==> flow/design.v <==
`timescale 1ns/1ps
module fifo_tx (
    input  wire       clk_fifo_tx,
    input  wire [7:0] data_in,
    input  wire       wr_en,
    input  wire       start_tx,
    input  wire       next_frame,
    output reg  [7:0] data_out,
    output reg        fifo_tx_status
);
    reg [7:0] mem [0:15];
    reg [3:0] wr_ptr = 0;
    reg [3:0] rd_ptr = 0;
    reg [4:0] count  = 0;
    always @(posedge clk_fifo_tx) begin
        if (wr_en) begin
            mem[wr_ptr] <= data_in;
            wr_ptr <= wr_ptr + 1;
            if (count < 16) count <= count + 1;
        end
        if (next_frame || start_tx) begin
            if (count > 0) begin
                data_out <= mem[rd_ptr];
                rd_ptr <= rd_ptr + 1;
                count <= count - 1;
                fifo_tx_status <= 1'b1;
            end else begin
                fifo_tx_status <= 1'b0;
            end
        end
    end
endmodule
`timescale 1ns/1ps
module receiver #(
    parameter BAUD_DIV = 100
)(
    input  wire clk_r,
    input  wire rx,
    output reg  dma_rxend,
    output reg [7:0] data_out
);
    parameter rx_idle     = 3'b000,
              rx_start    = 3'b001,
              rx_data     = 3'b010,
              rx_stop     = 3'b011,
              rx_transfer = 3'b100;
    reg [2:0] mode_r = rx_idle;
    reg [9:0] rsr;
    reg [7:0] rhr;
    integer clk_cnt = 0;
    integer index_r = 0;
    reg rxrdy = 0;
    always @(posedge clk_r) begin
        case(mode_r)
            rx_idle: begin
                dma_rxend <= 0;
                if (rx == 1'b0) begin
                    mode_r <= rx_start;
                    clk_cnt <= 0;
                    index_r <= 0;
                end
            end
            rx_start: begin
                if (clk_cnt == (BAUD_DIV/2)) begin
                    if (rx == 1'b0) begin
                        clk_cnt <= 0;
                        mode_r <= rx_data;
                        index_r <= 0;
                    end else
                        mode_r <= rx_idle;
                end else
                    clk_cnt <= clk_cnt + 1;
            end
            rx_data: begin
                if (clk_cnt == BAUD_DIV-1) begin
                    rsr[index_r] <= rx;
                    clk_cnt <= 0;
                    if (index_r < 7) begin
                        index_r <= index_r + 1;
                    end else begin
                        mode_r <= rx_stop;
                    end
                end else
                    clk_cnt <= clk_cnt + 1;
            end
            rx_stop: begin
                if (clk_cnt == BAUD_DIV-1) begin
                    if (rx == 1'b1) begin
                        rhr <= rsr[7:0];
                        data_out <= rsr[7:0];
                        rxrdy <= 1;
                        dma_rxend <= 1;
                        mode_r <= rx_transfer;
                    end else begin
                        mode_r <= rx_idle;
                    end
                    clk_cnt <= 0;
                end else
                    clk_cnt <= clk_cnt + 1;
            end
            rx_transfer: begin
                rxrdy <= 0;
                mode_r <= rx_idle;
            end
        endcase
    end
endmodule
`timescale 1ns/1ps
module transmitter #(
    parameter BAUD_DIV = 100    
)(
    input  wire [7:0] pc_t,
    input  wire       clk,
    input  wire       fifo_status,
    output reg        tx,
    output reg        dma_txend
);
    parameter tx_idle  = 2'b00,
              tx_start = 2'b01,
              tx_data  = 2'b10,
              tx_stop  = 2'b11;
    reg [1:0] mode = tx_idle;
    reg [9:0] tsr;
    integer   clk_count = 0;
    integer   index = 0;
    reg       txrdy = 1'b1;
    always @(posedge clk) begin
        case(mode)
            tx_idle: begin
                tx <= 1'b1;
                dma_txend <= 1'b1;
                if (fifo_status && txrdy) begin
                    tsr <= {1'b1, pc_t, 1'b0};  
                    mode <= tx_start;
                    txrdy <= 1'b0;
                    clk_count <= 0;
                    index <= 0;
                end
            end
            tx_start, tx_data, tx_stop: begin
                tx <= tsr[index];
                if (clk_count < BAUD_DIV-1) begin
                    clk_count <= clk_count + 1;
                end else begin
                    clk_count <= 0;
                    index <= index + 1;
                    if (index == 9) begin
                        mode <= tx_idle;
                        txrdy <= 1'b1;
                        dma_txend <= 1'b1;
                    end else begin
                        mode <= tx_data;
                    end
                end
            end
        endcase
    end
endmodule
`timescale 1ns/1ps
module uart (
    input  wire       clk,
    input  wire [7:0] pc_in_t,
    input  wire       wr_en,
    input  wire       start_tx,
    output wire [7:0] pc_out_r,
    output wire       tx,
    input  wire       rx,
    output wire       rx_done
);
    wire [7:0] data;
    wire fifo_status;
    wire dma_txend;
    fifo_tx ft (
        .clk_fifo_tx(clk),
        .data_in(pc_in_t),
        .wr_en(wr_en),
        .start_tx(start_tx),
        .next_frame(dma_txend),
        .data_out(data),
        .fifo_tx_status(fifo_status)
    );
    transmitter #(.BAUD_DIV(100)) t (
        .pc_t(data),
        .clk(clk),
        .fifo_status(fifo_status),
        .tx(tx),
        .dma_txend(dma_txend)
    );
    receiver #(.BAUD_DIV(100)) r (
        .clk_r(clk),
        .rx(tx),  
        .dma_rxend(rx_done),
        .data_out(pc_out_r)
    );
endmodule
# Step by step through the tools: uart

The steps from the RTL of uart to its reports follow in flow order.
Line numbers count from 1 in the design file above.
Operators: Yosys type, input widths -> output width; for muxes data width and select width s.
Library cell names are shortened.
Not given: n/a

Top: uart
Clock: clk
Standard-cell library: sky130hd
Corner: tt_025C_1v80

# Elaborated design

Source: Yosys, flattened and elaborated, memories not mapped. Widths are those after wreduce. Registers that Yosys merges into a memory's read port (data or address) are not register bits. Print and check cells do not count. Equal cells are merged and count once.
Memory sizes are those after Yosys's memory passes, which may raise the word count (mostly to a power of two), join words into wider ones and drop unused or constant bits.

RAM bits: 128
Memory cells: 1
Word-level cells: 122
Flip-flop bits (word level): 177
Memory bits (read-only): 0
Output and inout port bits: 10
Bits of input ports: 12
Clocked read ports x word width: 8
Bits in latches: 0

Div/mod/pow operators: 0
Equality and inequality tests: 20
Multiplexer cells: 43
Bitwise gates (word level): 3
Add/sub/neg operators: 9
$lt $le $gt $ge: 4
Reduce/logical cells: 22
Shift-type cells: 3
$mul: 0

Memories:

| memory | words | width | read ports | write ports | RTL line | source |
| ft.mem | 16    | 8     | 1          | 1           | 11       | `reg [7:0] mem [0:15];` |

Operator list:

| cell                    | count |
| $mux 32                 | 10 |
| $pmux 32 s3             | 2 |
| $add 32x2->32 const B   | 4 |
| $pmux 32 s2             | 2 |
| $shift 1x33->10         | 1 |
| $shift 1x33->10 const A | 1 |
| $neg 32->33             | 1 |
| $shiftx 10x32->1        | 1 |
| $lt 32x4->1 const B     | 1 |
| $eq 32x5->1 const B     | 1 |
| $eq 32x7->1 const B     | 1 |
| $lt 32x8->1 const B     | 1 |
| $eq 32x8->1 const B     | 1 |
| $mux 5                  | 4 |
| $mux 3                  | 6 |
| $pmux 3 s5              | 1 |
| $ne 2x1->1 const B      | 6 |
| $reduce_and 3->1        | 4 |
| $and 10x10->10          | 1 |
| $or 10x10->10           | 1 |
| $not 10->10             | 1 |
| $ne 2x2->1 const B      | 4 |
| $reduce_and 2->1        | 4 |
| $add 4x1->4 const B     | 2 |
| $reduce_and 4->1        | 2 |
| $mux 8                  | 1 |
| $pmux 1 s2              | 4 |
| $mux 2                  | 4 |

Other operator kinds: 23; their cells: 32.

# Longest topological paths

Longest topological path by Yosys (ltp), each cell counted once; first at word level (registers and memories cut), then after technology mapping (sequential cells cut; the memories' decode and read muxes count).

Depth in word-level cells: 5
ABC_AREA: 0
Depth in mapped cells: 15

# After synthesis

The flow's flattened synthesis, as Yosys stat reports it; memories are mapped. The netlist is that of the ABC_AREA named above (0 if unset); the other value can give another one.
Totals and module areas in this step are rounded.

Cells by type:

| cell type | count |
| edfxtp_1  | 308 |
| nor2_1    | 149 |
| xor2_1    | 59 |
| o21ai_0   | 85 |
| mux4_2    | 17 |
| nand2_1   | 96 |
| nand3_1   | 66 |
| xnor2_1   | 36 |
| mux2i_1   | 30 |
| a21oi_1   | 48 |
| clkbuf_1  | 64 |
| and3_1    | 34 |
| nor4_1    | 34 |
| ha_1      | 14 |
| nand4_1   | 26 |
| or3_1     | 25 |
| and2_1    | 23 |
| inv_1     | 27 |

Other cell types: 46; their cells: 172.

Sequential area: 9,300 µm²
Mapped flip-flops: 310
Cells in the netlist: 1,313
Buffers: 69
Synthesis area: 15,000 µm²

The figures by module come from a second, unflattened synthesis with its own total; it is not the netlist above.

Cell total of the unflattened synthesis: 1,317
Area (unflattened synthesis): 16,000 µm²

Rows give one instance, submodules left out.

By module:

| module                      | cells | seq. area (µm²) | times used | area (µm²) |
| fifo_tx                     | 294   | 4,500           | 1          | 5,900 |
| receiver #(BAUD_DIV=100)    | 622   | 2,500           | 1          | 5,700 |
| transmitter #(BAUD_DIV=100) | 401   | 2,300           | 1          | 4,300 |
| uart                        | 0     | 0.0             | 1          | 0.0 |

# Path before layout

Source: OpenSTA report_checks on the synthesized netlist (no wires, ideal clock, input and output delay 20% of the period each), path of least setup slack; recovery checks are left aside. Register names are those of the netlist, which keeps one name where synthesis merged equal registers.

Kind: reg2reg
Start: reg r.index_r[0]
End: reg r.rsr[5]
Period: 3.46 ns
Path delay: 3.596 ns
Data arrival time: 3.336 ns
Path buffers: 4
Stages: 16
Data required time: 3.200 ns
Slack: -0.136 ns
Time at the first pin: 0.000 ns
Library setup time: 0.260 ns
Synthesis period reached: 3.596 ns

"path delay" is the arrival time less input delay plus setup time.
"stages" counts driving pins, that of a launching flip-flop among them; a cell with two outputs on the path counts twice.
"synthesis period reached" is the clock period less the worst setup slack; recovery checks do not enter. This is arithmetic on one report: input and output delays are still those of the set period (20% each).
Between the ends stands the longest chain of elaborated cells between them, by number of cells; it is not shown to be the way that was timed. Of several equally long chains one is given.
Each line given opens the expression or statement behind the cell; cells for indexed reads and writes are added by Yosys, which also makes memories of some case tables.
At most two assigning lines are given for a register; there are more.
Where a signal picks the word or bit written, the line may be left out of the assigning lines.

Path through: edfxtp_1 > clkbuf_1 > inv_1 > ha_1 > clkbuf_1 > or4b_1 > clkbuf_1 > a211oi_1 > o2111ai_1 > o31ai_1 > o22ai_1 > a2111oi_2 > and4_1 > buf_4 > nand3_1 > mux2_4
Cells in the longest elaborated chain: 5
Elaborated cells between the ends (all ways): 6
Those cells by class: add/sub: 1; shift: 2; logic: 3

RTL lines, path after synthesis:

| element         | RTL line | source |
| from (decl)     | 51       | `integer index_r = 0;` |
| from (assign)   | 60       | `index_r <= 0;` |
| from (assign)   | 79       | `index_r <= index_r + 1;` |
| $neg 32->33     | 76       | `rsr[index_r] <= rx;` |
| $shift 1x33->10 | 76       |  |
| $not 10->10     | 76       |  |
| $and 10x10->10  | 76       |  |
| $or 10x10->10   | 76       |  |
| to (decl)       | 48       | `reg [9:0] rsr;` |

# Worst path after layout

Path of least setup slack in the final report of run B (OpenROAD, finished layout, wires in). Where an end is a register, its clock arrival counts in the times.

Kind: reg2reg
Start: reg r.index_r[0]
End: reg r.rsr[4]
Period: 5.58 ns
Data arrival time: 4.18 ns
Slack: 1.70 ns
Stages: 13
Data required time: 5.89 ns
Time at the first pin: 0.56 ns
Path buffers: 1
Library setup time: 0.25 ns

Between the ends stands the longest chain of elaborated cells between them, by number of cells; it is not shown to be the way that was timed. Of several equally long chains one is given.
At most two assigning lines are given for a register; there are more.
Where a signal picks the word or bit written, the line may be left out of the assigning lines.

Path through: edfxtp_1 > inv_1 > ha_4 > nor4b_4 > buf_4 > nand3_4 > nor4_4 > xnor2_1 > or4_1 > a222oi_1 > and4_4 > nand3_1 > mux2_1
Cells in the longest elaborated chain: 5
Elaborated cells between the ends (all ways): 6
Those cells by class: add/sub: 1; shift: 2; logic: 3

RTL lines, path post-layout:

| element         | RTL line | source |
| from (decl)     | 51       | `integer index_r = 0;` |
| from (assign)   | 60       | `index_r <= 0;` |
| from (assign)   | 79       | `index_r <= index_r + 1;` |
| $neg 32->33     | 76       | `rsr[index_r] <= rx;` |
| $shift 1x33->10 | 76       |  |
| $not 10->10     | 76       |  |
| $and 10x10->10  | 76       |  |
| $or 10x10->10   | 76       |  |
| to (decl)       | 48       | `reg [9:0] rsr;` |

==> runs of uart <==
uart through Yosys and OpenROAD on sky130hd: 2 stored runs, unordered, with their settings and measured results. The constraints put input and output delay at 20% of the set period each and load the outputs with 0.01 pF.
"achieved period" is the run's clock period less its worst setup slack. It is reckoned from that one timing run; input and output delays stay at 20% of the period that was set.
By "time on the worst setup path" is meant the share of the clock period that the worst setup path is allowed (20% is reserved at inputs, 20% at outputs), minus its slack. Clock arrival times at its registers enter into it.
"total power of the final layout" rests on the timing tool's default activity at the inputs, not on a simulated workload.
Measured values are rounded.
A setting shown as . is not set for that run.
Among the results, . means that no value is shown for the run.

| setting or result                      | run A | run B   |
| period_ns                              | 2.4   | 5.58    |
| CORE_UTILIZATION                       | 58    | 21      |
| SETUP_SLACK_MARGIN                     | 0.66  | 1.44    |
| PLACE_DENSITY_LB_ADDON                 | 0.19  | 0.17    |
| CELL_PAD_IN_SITES_DETAIL_PLACEMENT     | 2     | .       |
| SLEW_MARGIN                            | 20    | 20      |
| MIN_ROUTING_LAYER                      | met1  | met2    |
| MAX_ROUTING_LAYER                      | met4  | met4    |
| CAP_MARGIN                             | 20    | 20      |
| CORE_MARGIN                            | 2     | 2       |
| TNS_END_PERCENT                        | .     | 60      |
| GPL_ROUTABILITY_DRIVEN                 | .     | 1       |
| overall die area (µm²)                 | .     | 76,000  |
| time on the worst setup path (ns)      | .     | 3.88    |
| worst path kind                        | .     | reg2reg |
| setup slack of the worst path (ns)     | .     | 1.7     |
| post-route setup TNS (ns)              | .     | 0.000   |
| post-route utilization (%)             | .     | 25      |
| achieved period (ns)                   | .     | 3.879   |
| total power of the final layout (mW)   | .     | 6.0     |
| worst-case hold slack (ns)             | .     | 0.42    |
| standard-cell area after routing (µm²) | .     | 18,000  |
| post-synthesis cell area (µm²)         | .     | 15,000  |

Run A: stopped before the end: placement reported a tool error
